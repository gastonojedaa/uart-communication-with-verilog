==> flow/design.v <==
`timescale 1ns / 1ps
module alu
    #(
        parameter NB_DATA = 8,
        parameter NB_OPS = 6
    )
    (
        input signed [NB_DATA-1 : 0] i_data_a,
        input signed [NB_DATA-1 : 0] i_data_b,
        input [NB_OPS-1 : 0] i_ops,
        output signed [NB_DATA : 0] o_res
    );
    reg [NB_DATA-1 : 0] data_a_un;
    reg [NB_DATA-1 : 0] data_b_un;
    reg signed [NB_DATA-1 : 0] res;
    reg carry;
    always @(*)
    begin
        case(i_ops)
            6'b100000: 
                {carry,res} = data_a_un + data_b_un;
            6'b100010: 
                {carry,res} = {1'b0 , i_data_a - i_data_b};
            6'b100100: 
                {carry,res} = {1'b0 , i_data_a & i_data_b};
            6'b100101: 
                {carry,res} = {1'b0 , i_data_a | i_data_b};
            6'b100110: 
                {carry,res} = {1'b0 , i_data_a ^ i_data_b};
            6'b000011: 
                {carry,res} = {1'b0 , i_data_a >>> 1};
            6'b000010: 
                {carry,res} = {1'b0 , i_data_a >> 1};
            6'b100111: 
                {carry,res} = {1'b0 , ~(i_data_a | i_data_b)};
            default:
                {carry,res} = {1'b0 , i_data_a - i_data_b};
        endcase
    end
    always @(*)
    begin
        data_a_un = i_data_a;
        data_b_un = i_data_b;        
    end
    assign o_res = {carry,res};
endmodule
`timescale 1ns / 1ps
module baud_rate_generator
#(
    parameter CLK_FREQ = 100000000,
    parameter BAUD_RATE = 9600
)
(
    input i_clk,
    input i_reset,
    output o_tick
);
    localparam COUNT_MAX_VALUE = CLK_FREQ / (BAUD_RATE * 16);
    localparam NB_COUNTER = $clog2(COUNT_MAX_VALUE);
    reg tick;
    reg [NB_COUNTER-1:0] counter;
    always @(posedge i_clk)
    begin
        if(i_reset)
        begin
            counter <= 0;
        end
        else
        begin
            if(counter==COUNT_MAX_VALUE)
            begin
               counter <= 0;
            end
            else
            begin
                counter <= counter + 1;
            end       
        end
    end
    always@(*)
    begin
    if(counter==COUNT_MAX_VALUE)
        tick = 1;
    else
        tick = 0;
    end
    assign o_tick = tick;
endmodule
`timescale 1ns / 1ps
module interface_alu
#(
    parameter NB_DATA = 8,
    parameter NB_OPS = 6
)
(
    input i_clk,
    input i_reset,
    input [NB_DATA-1:0] i_rx_data,
    input i_rx_valid,
    input [NB_DATA-1:0] i_res,
    output [NB_DATA-1:0] o_data_a,
    output [NB_DATA-1:0] o_data_b,
    output [NB_OPS-1:0] o_ops,
    output [NB_DATA-1:0] o_tx_data,
    output o_tx_valid
);
    localparam STATE_0 = 4'b0001;
    localparam STATE_1 = 4'b0010;
    localparam STATE_2 = 4'b0100;
    reg [NB_DATA-1:0]data_a;
    reg [NB_DATA-1:0]data_b;
    reg [NB_OPS-1:0] ops;
    reg [3:0] state;
    reg [3:0] next_state;
    reg tx_valid;
    reg [1:0] location;
    always @(posedge i_clk) 
    begin
        if(i_reset)
            state <= STATE_0;
        else
            state <= next_state;
    end
    always@(posedge i_clk)
    begin
        if(i_reset)
        begin
            data_a <= 0;
            data_b <= 0;
            ops <= 0;
            location <= 0;
            tx_valid <= 0;
        end
        else
        begin
            case(state)
                STATE_0:
                begin
                    tx_valid <= 0;
                    if(i_rx_valid==1)
                    begin
                        if(i_rx_data == 8'hFF)
                            tx_valid <= 1;
                        else
                            location <= i_rx_data[1:0];
                    end
                end
                STATE_1:
                    if(i_rx_valid==1)
                        case(location)
                            0:
                                data_a <= i_rx_data;
                            1:
                                data_b <= i_rx_data;
                            default:
                                ops <= i_rx_data[NB_OPS-1:0];
                        endcase
                STATE_2:
                    tx_valid <= 1;
                default:
                    tx_valid <= 0;
            endcase
        end
    end
    always @(*)
    begin
        case(state)
            STATE_0:
                if(i_rx_valid==1)
                    begin
                        if(i_rx_data == 8'hFF)
                            next_state = STATE_2;
                        else
                            next_state = STATE_1;
                    end
                else
                    next_state = state;
            STATE_1:
                if(i_rx_valid==1)
                    next_state = STATE_0;
                else
                    next_state = state;   
            default:
                next_state = STATE_0;
        endcase
    end
    assign o_data_a = data_a;
    assign o_data_b = data_b;
    assign o_ops = ops;
    assign o_tx_data = i_res;
    assign o_tx_valid = tx_valid;
endmodule
`timescale 1ns / 1ps
module rx
#(
    parameter NB_DATA = 8
)
(
    input i_clk,
    input i_reset,
    input i_tick,
    input i_rx_data,
    output [NB_DATA-1:0]o_data,
    output o_valid
);
    localparam STATE_0 = 4'b0001;
    localparam STATE_1 = 4'b0010;
    localparam STATE_2 = 4'b0100;
    localparam STATE_3 = 4'b1000;
    reg valid;
    reg[3:0] state;
    reg[3:0] next_state;
    reg[NB_DATA-1:0] data;
    reg[3:0] tick_counter_15;
    reg[2:0] tick_counter_7;
    reg[3:0] rx_bit_counter;
    always @(posedge i_clk) 
    begin
        if(i_reset)
            state <= STATE_0;
        else
            state <= next_state;
    end
    always@(negedge i_clk)
    begin
        if(i_reset)
        begin
            tick_counter_7 <= 0;
            tick_counter_15 <= 0;
            rx_bit_counter <= 0;
        end
        else
        begin
            if(i_tick)
            begin
                case(state)
                    STATE_1:
                    begin
                        tick_counter_7 <= (tick_counter_7 + 1)%8;
                    end
                    STATE_2:
                    begin
                        tick_counter_15 <= (tick_counter_15 + 1)%16;
                        if(tick_counter_15==15)
                            begin
                                rx_bit_counter <= rx_bit_counter + 1;
                                data[rx_bit_counter] <= i_rx_data;
                            end
                    end
                    default:
                        begin
                            tick_counter_15 <= 0;
                            tick_counter_7 <= 0;
                            rx_bit_counter <= 0;
                        end
                endcase
            end
        end
    end
    always @(*)
    begin
        case(state)
            STATE_0:
                if(i_rx_data)
                    next_state = STATE_0;
                else
                    next_state = STATE_1;
            STATE_1:
                if(tick_counter_7<7)
                    next_state = STATE_1;
                else
                    if(i_rx_data == 1)
                        next_state = STATE_0;
                    else
                        next_state = STATE_2;
            STATE_2:
                if(rx_bit_counter==9)
                    begin
                        if(i_rx_data==1)
                            next_state = STATE_3;
                        else
                            next_state = STATE_0;
                    end
                else
                    next_state = STATE_2;
            STATE_3:
                next_state = STATE_0;
            default:
                next_state = STATE_0;
        endcase
    end
    always@(*)
    begin
        case(state)
            STATE_3:
                valid = 1;
            default:
                valid = 0;
        endcase
    end
    assign o_data = data;
    assign o_valid = valid;
endmodule
`timescale 1ns / 1ps
module top
#(
    parameter NB_DATA = 8,
    parameter NB_OPS = 6
)
(
    input i_clk,
    input i_reset,
    input i_rx_data,
    output o_tx_serial_data,
    output [NB_DATA-1:0] o_alu
);
    wire tick;
    wire [NB_DATA-1:0] rx_data;
    wire rx_valid;
    wire [NB_DATA-1:0] tx_data;
    wire tx_serial_data;
    wire tx_valid;
    wire [NB_DATA-1:0] data_a;
    wire [NB_DATA-1:0] data_b;
    wire [NB_OPS-1:0] ops;
    wire [NB_DATA-1:0] res;
    baud_rate_generator
    #(
        100000000,
        9600
    )
    u_baud_rate_generator
    (
        .i_clk(i_clk),
        .i_reset(i_reset),
        .o_tick(tick)
    );
    rx
    #(
        NB_DATA
    )
    u_rx
    (
        .i_clk(i_clk),
        .i_reset(i_reset),
        .i_tick(tick),
        .i_rx_data(i_rx_data),
        .o_data(rx_data),
        .o_valid(rx_valid)
    );
    tx
    #(
        NB_DATA
    )
    u_tx
    (
        .i_clk(i_clk),
        .i_reset(i_reset),
        .i_tick(tick),
        .i_valid(tx_valid),
        .i_data(tx_data),
        .o_tx_data(tx_serial_data)
    );
    interface_alu
    #(
        NB_DATA,
        NB_OPS
    )
    u_interface_alu
    (
        .i_clk(i_clk),
        .i_reset(i_reset),
        .i_rx_data(rx_data),
        .i_rx_valid(rx_valid),
        .i_res(res),
        .o_data_a(data_a),
        .o_data_b(data_b),
        .o_ops(ops),
        .o_tx_data(tx_data),
        .o_tx_valid(tx_valid)
    );
    alu 
    #(
        NB_DATA,
        NB_OPS
    )
    u_alu
    (
        .i_data_a(data_a),
        .i_data_b(data_b),
        .i_ops(ops),
        .o_res(res)
    );
    assign  o_tx_serial_data = tx_serial_data;
    assign o_alu = res;
endmodule
`timescale 1ns / 1ps
module tx
#(
    parameter NB_DATA = 8
)
(
    input i_clk,
    input i_reset,
    input i_tick,
    input i_valid,
    input [NB_DATA-1:0]i_data,
    output o_tx_data
);
    localparam STATE_0 = 3'b001;
    localparam STATE_1 = 3'b010;
    localparam STATE_2 = 3'b100;
    reg[2:0] state;
    reg[2:0] next_state;
    reg[NB_DATA:0] data;
    reg[3:0] tick_counter;
    reg[3:0] tx_bit_counter;
    reg tx_data;
    always @(posedge i_clk) 
    begin
        if(i_reset)
            state <= STATE_0;
        else
            state <= next_state;
    end
    always@(negedge i_clk)
    begin
        if(i_reset)
        begin
            data[0] <= 0;
        end
        else
        begin
            case(state) 
            STATE_1:
                begin
                    data[NB_DATA:1] <= i_data;
                end
            STATE_2:
                begin
                   if(i_tick)
                   begin
                        tick_counter <= (tick_counter + 1)%16;
                        if(tick_counter==15)
                        begin
                          data <= {data[0],data[NB_DATA:1]};
                          tx_bit_counter <= tx_bit_counter + 1;
                        end
                   end
                end
            default:
                begin
                    tx_bit_counter <= 0;
                    tick_counter <= 0;
                end
        endcase 
        end
    end
    always @(*)
    begin
        case(state)
            STATE_0:
            begin
                if(i_valid)
                    next_state = STATE_1;
                else
                    next_state = STATE_0;
            end
            STATE_1:
                next_state = STATE_2;
            STATE_2:
            begin
                if(tx_bit_counter == 9)
                    next_state = STATE_0;
                else
                    next_state = STATE_2;
            end
            default:
                next_state = STATE_0;                 
        endcase
    end
    always@(*)
    begin
        case(state)
            STATE_2:
                tx_data = data[0];
            default:
                tx_data = 1;
        endcase
    end
    assign o_tx_data = tx_data;
endmodule
* From RTL to reports: top *
What the tools print for top, step after step.
Lines are those of the file above, counted from 1.
Operators: Yosys type, input widths -> output width; for muxes data width and select width s.
A cell with - has no value.

set-up
  design top = top
  clock = i_clk
  library = sky130hd
  timing corner = tt_025C_1v80

* Elaborated design *
Counts by Yosys on the flattened word-level netlist (proc, flatten, opt, wreduce; memories kept). Register bits leave out memories and registers merged into their read ports (data or address). Print and check cells are left out. Cells with the same type and inputs are merged into one.

operators by class
  add/subtract/negate cells = 9
  magnitude comparators = 1
  equality and inequality tests = 29
  shifts and indexed selects = 2
  multiplexer cells = 32
  bitwise logic cells = 13
  reduce/logical cells = 17

operators by type and width
  operator               count
  $pmux 8 s7             1
  $pmux 4 s2             5
  $mux 4                 9
  $eq 6x6->1 const B     5
  $reduce_and 3->1       7
  $eq 4x4->1 const B     5
  $add 4x1->4 const B    4
  $and 8x8->8            2
  $or 8x8->8             2
  $not 8->8              2
  $pmux 8 s2             1
  $mux 8                 2
  $reduce_and 4->1       3
  $eq 6x2->1 const B     2
  $pmux 4 s3             1
  $add 10x1->10 const B  1
  $eq 10x10->1 const B   1
  $pmux 3 s3             1
  $mux 3                 3
  $shift 1x5->8          1
  $shift 1x5->8 const A  1
  $eq 4x1->1 const B     2
  $eq 4x2->1 const B     2
  $eq 4x3->1 const B     2
  $add 8x8->8            1
  $sub 8x8->8            1
  $eq 8x8->1 const B     1
  $xor 8x8->8            1

Not listed: further kinds 18, cells in them 34.

storage and ports
  register bits = 82
  bits of input ports = 3
  output and inout bits = 9

* Depth *
Longest topological path by Yosys (ltp), each cell counted once; first at word level (registers and memories cut), then after technology mapping (sequential cells cut; the memories' decode and read muxes count).

logic depth
  depth in word-level cells = 5
  ABC_AREA = 1
  mapped depth = 14
  gate-level depth less buffers = 13

* Mapped cells and area *
The flow's flattened synthesis, as Yosys stat reports it; memories are mapped. The netlist is that of the ABC_AREA named above (0 if unset); the other value can give another one.
Totals and module areas in this step are rounded.

cells by type
  cell type                  count
  sky130_fd_sc_hd__dfxtp_1   57
  sky130_fd_sc_hd__edfxtp_1  24
  sky130_fd_sc_hd__nand2_1   134
  sky130_fd_sc_hd__ha_1      36
  sky130_fd_sc_hd__inv_1     87
  sky130_fd_sc_hd__nand3_1   58
  sky130_fd_sc_hd__a21oi_1   51
  sky130_fd_sc_hd__o21ai_0   45
  sky130_fd_sc_hd__nor2_1    54
  sky130_fd_sc_hd__nand4_1   17
  sky130_fd_sc_hd__xor2_1    12
  sky130_fd_sc_hd__nor2_4    4
  sky130_fd_sc_hd__fa_1      2
  sky130_fd_sc_hd__nor3_1    8
  sky130_fd_sc_hd__clkbuf_1  9
  sky130_fd_sc_hd__nand3_2   3
  sky130_fd_sc_hd__inv_2     7
  sky130_fd_sc_hd__xnor2_1   3

Other cell types: 21; their cells: 38.

synthesis totals
  cell count = 649
  mapped area = 4840 um^2
  sequential part of the area = 1860 um^2
  mapped flip-flops = 81
  buffers = 16

Lab notebook: top

Below are 2 stored runs of the flow (Yosys, OpenROAD; platform sky130hd) on top, each with its settings and what was measured, unordered. Constraints: input delay and output delay 20% of the set period each, output load 0.01 pF.
The measured numbers are rounded.
A setting shown as -- is not set for that run.

item                                  run 1  run 2
period_ns                             11.1   10.8
CORE_UTILIZATION                      34     19
SETUP_SLACK_MARGIN                    2.4    --
PLACE_DENSITY_LB_ADDON                0.21   0.01
HOLD_SLACK_MARGIN                     0.09   --
CORE_MARGIN                           6      2
ABC_AREA                              1      --
CTS_CLUSTER_DIAMETER                  61     152
CAP_MARGIN                            0      40
SLEW_MARGIN                           5      20
CELL_PAD_IN_SITES_GLOBAL_PLACEMENT    --     0
TNS_END_PERCENT                       --     30
post-route utilization (%)            41.1   22.9
post-route setup TNS (ns)             0.000  0.000
setup slack of the worst path (ns)    2.38   1.83
total die area (um^2)                 17200  26800
chip area in the Yosys report (um^2)  4840   4850
